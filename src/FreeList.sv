==> flow/design.v <==
module FreeList # 
(  parameter pEnScan  =  1,  
   parameter pEnFwd   =  1,  
   parameter pHwPhy0  =  1,  
   parameter pBitVecW = 16,  
   parameter pAlcIO   =  4,  
   parameter pDeAlcIO =  8   
)(  
   input  logic Clk,  
   input  logic Rsn,  
   input  logic Clr,  
   input  logic ScanEn,   
   input  logic ScanIn,   
   output logic ScanOut,  
   input  logic [pAlcIO-1:0] AllocReq,  
   output logic [pAlcIO-1:0] AllocVld,  
   output logic [pAlcIO-1:0][$clog2(pBitVecW)-1:0] AllocPhy,  
   input  logic [pDeAlcIO-1:0] DeAllocReq,  
   input  logic [pDeAlcIO-1:0][$clog2(pBitVecW)-1:0] DeAllocPhy,  
   output logic FreeListEmpty,  
   input  logic [pBitVecW-1:pHwPhy0] wBitVec,  
   input  logic weBitVec,                      
   output logic [pBitVecW-1:pHwPhy0] rBitVec,  
   output logic [pBitVecW-1:pHwPhy0] rBitVecFF  
);
   logic [pAlcIO-1:0][$clog2(pBitVecW)-1:0] 
         genPhyAddr;
   logic [pAlcIO-1:0][pBitVecW-1:pHwPhy0] 
         _Pickers_;
   logic [pBitVecW-1:pHwPhy0][pAlcIO-1:0] 
         Transpose_Pickers;      
   logic [pBitVecW-1:pHwPhy0][pDeAlcIO-1:0] 
         Transpose_Dealloc;
   logic [pBitVecW-1:pHwPhy0] 
         BitVecFF, BitVecLo, BitVecFwdMux, 
         Transpose_Pickers_Or_Tree, Transpose_Dealloc_And_Tree;
   logic [pAlcIO-1:0][pBitVecW-1:pHwPhy0] 
         BitVecOR;
   assign FreeListEmpty = & BitVecFwdMux;  
   for (genvar i=pHwPhy0; i<pBitVecW; i++)  
      for (genvar y=0; y<pAlcIO; y++)  
         assign Transpose_Pickers[i][y] = (_Pickers_[y][i] == 1'b1) & AllocReq[y];  
   for (genvar i=pHwPhy0; i<pBitVecW; i++)  
      assign Transpose_Pickers_Or_Tree[i] = (| Transpose_Pickers[i]);  
   for (genvar i=pHwPhy0; i<pBitVecW; i++)  
      for (genvar z=0; z<pDeAlcIO; z++)  
         assign Transpose_Dealloc[i][z] = ~(DeAllocReq[z] & DeAllocPhy[z] == i);  
   for (genvar i=pHwPhy0; i<pBitVecW; i++)  
      assign Transpose_Dealloc_And_Tree[i] = (& Transpose_Dealloc[i]);  
   for (genvar i=pHwPhy0; i<pBitVecW; i++)  
      assign BitVecLo[i] = Transpose_Pickers_Or_Tree[i] | (Transpose_Dealloc_And_Tree[i] & BitVecFF[i]);  
   if (pEnScan) assign ScanOut = BitVecFF[pBitVecW-1];
   else         assign ScanOut = 1'b0;
   always_ff @(posedge Clk or negedge Rsn)  
   if (!Rsn              ) BitVecFF <= 0                                     ; else  
   if ( Clr              ) BitVecFF <= 0                                     ; else  
   if ( ScanEn & pEnScan ) BitVecFF <= {BitVecFF[pBitVecW-2:pHwPhy0], ScanIn}; else  
   if ( weBitVec         ) BitVecFF <= wBitVec                               ; else  
                           BitVecFF <= BitVecLo                              ;       
   assign rBitVecFF = BitVecFF;
   for (genvar i=pHwPhy0; i<pBitVecW; i++)
      if(pEnFwd) assign BitVecFwdMux[i] = Transpose_Dealloc_And_Tree[i] & BitVecFF[i];  
      else       assign BitVecFwdMux[i] = BitVecFF[i];                                  
   assign rBitVec = BitVecFwdMux;                                    
   assign BitVecOR[0] = _Pickers_[0] | BitVecFwdMux;      
   for (genvar i=1; i<pAlcIO; i++)                         
      assign BitVecOR[i] = _Pickers_[i] | BitVecOR[i-1];  
   _picker_220220310_RenameFreeList_ #(.pW(pBitVecW)) i_picker0 (.iBitVec(BitVecFwdMux),.oBitVec(_Pickers_[0]));  
   for (genvar i=1; i<pAlcIO; i++)
      _picker_220220310_RenameFreeList_ #(.pW(pBitVecW)) i_picker1 (.iBitVec(BitVecOR[i-1]),.oBitVec(_Pickers_[i]));  
   always_comb begin
      for (integer k=0; k<pAlcIO; k++) genPhyAddr[k] = 0;  
      for (integer k=0; k<pAlcIO; k++)   
         for (integer i=pHwPhy0; i<pBitVecW; i++)  
            if (_Pickers_[k][i] == 1'b1) genPhyAddr[k] = i;  
   end  
   for (genvar y=0; y<pAlcIO; y++) begin     
      assign AllocPhy[y] = genPhyAddr[y];  
      assign AllocVld[y] = (| _Pickers_[y]) & AllocReq[y];  
   end
endmodule : FreeList
module _picker_220220310_RenameFreeList_ #
(  parameter pW = 16
)( input  logic [pW-1:0] iBitVec,
   output logic [pW-1:0] oBitVec
);
   assign oBitVec[0] = ~iBitVec[0];
   for(genvar i=1; i<pW; i++) assign oBitVec[i] = (& iBitVec[i-1:0]) & ~iBitVec[i];  
endmodule : _picker_220220310_RenameFreeList_
* From RTL to reports: FreeList
The steps from the RTL of FreeList to its reports follow in flow order. Line numbers count from 1 in the design file above. Operators carry their Yosys type and port widths (W data, S select, Z words). Cell names lack the library's common part. A cell with n/a has no value.
Inputs: top FreeList, clock port Clk, cell library sky130hd, timing corner tt_025C_1v80

* Elaborated design
Counts by Yosys on the flattened word-level netlist (proc, flatten, opt, wreduce; memories kept). Register bits leave out memories and registers merged into their read ports (data or address); mux counts leave out enables and synchronous resets folded into registers. Print and check cells are left out. Cells with the same type and inputs are merged into one.
Word-level totals: flip-flop bits (word level) 15, input port bits 65, output and inout port bits 52, word-level cells 724
Cells by class: equal/unequal tests 120, mux-type cells 63, bitwise logic cells 453, reduce/logical cells 87
Operator list (number):
- $eq A4 B4 Y1 const B | 64
- $and A1 B1 Y1 | 255
- $mux W4 | 56
- $not A1 Y1 | 180
- $reduce_and A8 Y1 | 19
- $eq A4 B3 Y1 const B | 32
- $eq A4 B2 Y1 const B | 16
- $reduce_or A15 Y1 | 4
- $reduce_or A4 Y1 | 15
- $reduce_and A14 Y1 | 4
- $reduce_and A13 Y1 | 4
- $reduce_and A12 Y1 | 4
- $or A15 B15 Y15 | 3
- $mux W15 | 3
- $reduce_and A11 Y1 | 4
- $reduce_and A10 Y1 | 4
- $reduce_and A9 Y1 | 4
- $eq A4 B1 Y1 const B | 8
- $reduce_and A7 Y1 | 4
- $reduce_and A6 Y1 | 4
- $reduce_and A5 Y1 | 4
- $reduce_and A4 Y1 | 4
- $or A1 B1 Y1 | 15
- $reduce_and A15 Y1 | 1
- $reduce_and A3 Y1 | 4
- $reduce_and A2 Y1 | 4
- $mux W1 | 4

* Depth
Yosys ltp: most cells in a row. Word level: on the elaborated netlist, between registers, memories and ports. Mapped: between sequential cells and ports; inverters and the memories' decode and read muxes count.
Logic depth: word-level depth 30, ABC_AREA 0, mapped depth 15, gate-level depth less buffers 13

* Mapped cells and area
The flow's flattened synthesis, as Yosys stat reports it; memories are mapped. The netlist is that of the ABC_AREA named above (0 if unset); the other value can give another one. Totals and module areas in this step are rounded.
Synthesis totals: mapped cells 604, cell area after synthesis 3940 um^2, sequential part of the area 375 um^2, flip-flops 15, buffers 30
Cells by type:
- dfrtp_1 | number 15, area in all 375.36 um^2
- nor2_1 | number 70, area in all 262.752 um^2
- o22ai_1 | number 41, area in all 256.496 um^2
- a21oi_1 | number 47, area in all 235.226 um^2
- nand2_1 | number 58, area in all 217.709 um^2
- nand3_1 | number 31, area in all 155.149 um^2
- nor3_1 | number 30, area in all 150.144 um^2
- nand3b_1 | number 16, area in all 120.115 um^2
- o21ai_0 | number 21, area in all 105.101 um^2
- inv_1 | number 25, area in all 93.84 um^2
- nand2b_1 | number 15, area in all 93.84 um^2
- a211oi_1 | number 12, area in all 90.086 um^2
- a31oi_1 | number 13, area in all 81.328 um^2
- xnor2_1 | number 9, area in all 78.826 um^2
- nand4_1 | number 12, area in all 75.072 um^2
- clkbuf_1 | number 19, area in all 71.318 um^2
- or3b_1 | number 7, area in all 61.309 um^2
- o211ai_1 | number 8, area in all 60.058 um^2
Not listed: further types 70, cells in them 155. The figures by module come from a second, unflattened synthesis with its own total; it is not the netlist above.
Second synthesis, totals: cells (unflattened synthesis) 588, area (unflattened synthesis) 3900 um^2
Each row is one instance without its submodules.
Modules:
- FreeList | instances 1, cells 476, area 3080 um^2, seq. area 375 um^2
- _picker_220220310_RenameFreeList_ (pW=16) | instances 4, cells 28, area 204 um^2, seq. area 0.0 um^2

* Path before layout
Source: OpenSTA report_checks on the synthesized netlist (no wires, ideal clock, input and output delay 20% of the period each), path of least setup slack; recovery checks are left aside. Register names are those of the netlist, which keeps one name where synthesis merged equal registers.
Timing post-synthesis: kind input-to-output, start input DeAllocPhy, end output AllocPhy, clock period 6.52 ns, external input delay 1.304 ns, external output delay 1.304 ns, launch time at the first pin 1.304 ns, arrival time 4.359 ns, required time 5.216 ns, path slack 0.857 ns, path delay 3.055 ns, stages on the path 14, buffers on the path 1, synthesis period reached 5.663 ns
"path delay" = arrival - input delay + setup time. At an output port there is no setup time. "stages on the path": output pins that drive a net of the path, with the launching flip-flop's if there is one; two outputs of one cell count as two. "synthesis period reached" = period - worst setup slack (recovery checks aside). The figure is calculated, with input and output delays left at 20% of the set period. An end named without its bit number is one bit of that signal or, where synthesis recoded a state register, one of its new flip-flops. Between the ends stands the longest chain of elaborated cells between them, by number of cells; it is not shown to be the way that was timed. Of several equally long chains one is given. Each line given opens the expression or statement behind the cell; cells for indexed reads and writes are added by Yosys, which also makes memories of some case tables.
On the way, post-synthesis: cell sequence or3b_1 -> o22ai_1 -> a21oi_1 -> o2111ai_2 -> inv_4 -> maj3_2 -> a31o_4 -> a221oi_4 -> o22ai_2 -> and3_1 -> buf_6 -> a21oi_4 -> or4b_4 -> o211ai_2, length of the longest elaborated chain 30, elaborated cells between the ends (all ways) 260, those cells by class eq/ne: 15; mux: 15; logic: 163; reduce/logical: 67
RTL lines, path post-synthesis:
- from (decl) | line 19 | input  logic [pDeAlcIO-1:0][$clog2(pBitVecW)-1:0] DeAllocPhy,
- $eq A4 B2 Y1 | line 47 | assign Transpose_Dealloc[i][z] = ~(DeAllocReq[z] & DeAllocPhy[z] == i);
- $and A1 B1 Y1 | line 47
- $not A1 Y1 | line 47
- $reduce_and A8 Y1 | line 49 | assign Transpose_Dealloc_And_Tree[i] = (& Transpose_Dealloc[i]);
- $and A1 B1 Y1 | line 62 | if(pEnFwd) assign BitVecFwdMux[i] = Transpose_Dealloc_And_Tree[i] & BitVecFF[i];
- $not A1 Y1 | line 88 | for(genvar i=1; i<pW; i++) assign oBitVec[i] = (& iBitVec[i-1:0]) & ~iBitVec[i];
- $and A1 B1 Y1 | line 88
- (+3 left out)
- $or A15 B15 Y15 | line 67 | assign BitVecOR[i] = _Pickers_[i] | BitVecOR[i-1];
- $not A1 Y1 | line 88
- $and A1 B1 Y1 | line 88
- $or A15 B15 Y15 | line 67
- $not A1 Y1 | line 88
- $and A1 B1 Y1 | line 88
- $mux W4 (14 in a row) | line 75 | if (_Pickers_[k][i] == 1'b1) genPhyAddr[k] = i;
- to (decl) | line 17 | output logic [pAlcIO-1:0][$clog2(pBitVecW)-1:0] AllocPhy,

Wiki page: FreeList / flow data

Top module FreeList; platform sky130hd; tools Yosys and OpenROAD; 2 stored runs in no particular order. Input and output delays are each 20% of the period that was set; the output load is 0.01 pF.
[run 1] settings: period_ns=5.12, CORE_UTILIZATION=55, SETUP_SLACK_MARGIN=0.75, PLACE_DENSITY_LB_ADDON=0.06, CORE_MARGIN=6, CELL_PAD_IN_SITES_DETAIL_PLACEMENT=0, GPL_ROUTABILITY_DRIVEN=1, CTS_CLUSTER_SIZE=15, CAP_MARGIN=15, SLEW_MARGIN=25, MAX_ROUTING_LAYER=met4
[run 1] result: did not finish, placement stopped with DPL-0038
[run 2] settings: period_ns=3.06, CORE_UTILIZATION=44, PLACE_DENSITY_LB_ADDON=0.01, TNS_END_PERCENT=80, GPL_ROUTABILITY_DRIVEN=0, MIN_ROUTING_LAYER=met2, MAX_ROUTING_LAYER=met5, CAP_MARGIN=20, CORE_MARGIN=2, SLEW_MARGIN=20
[run 2] result: did not finish, clock tree synthesis stopped with DPL-0038
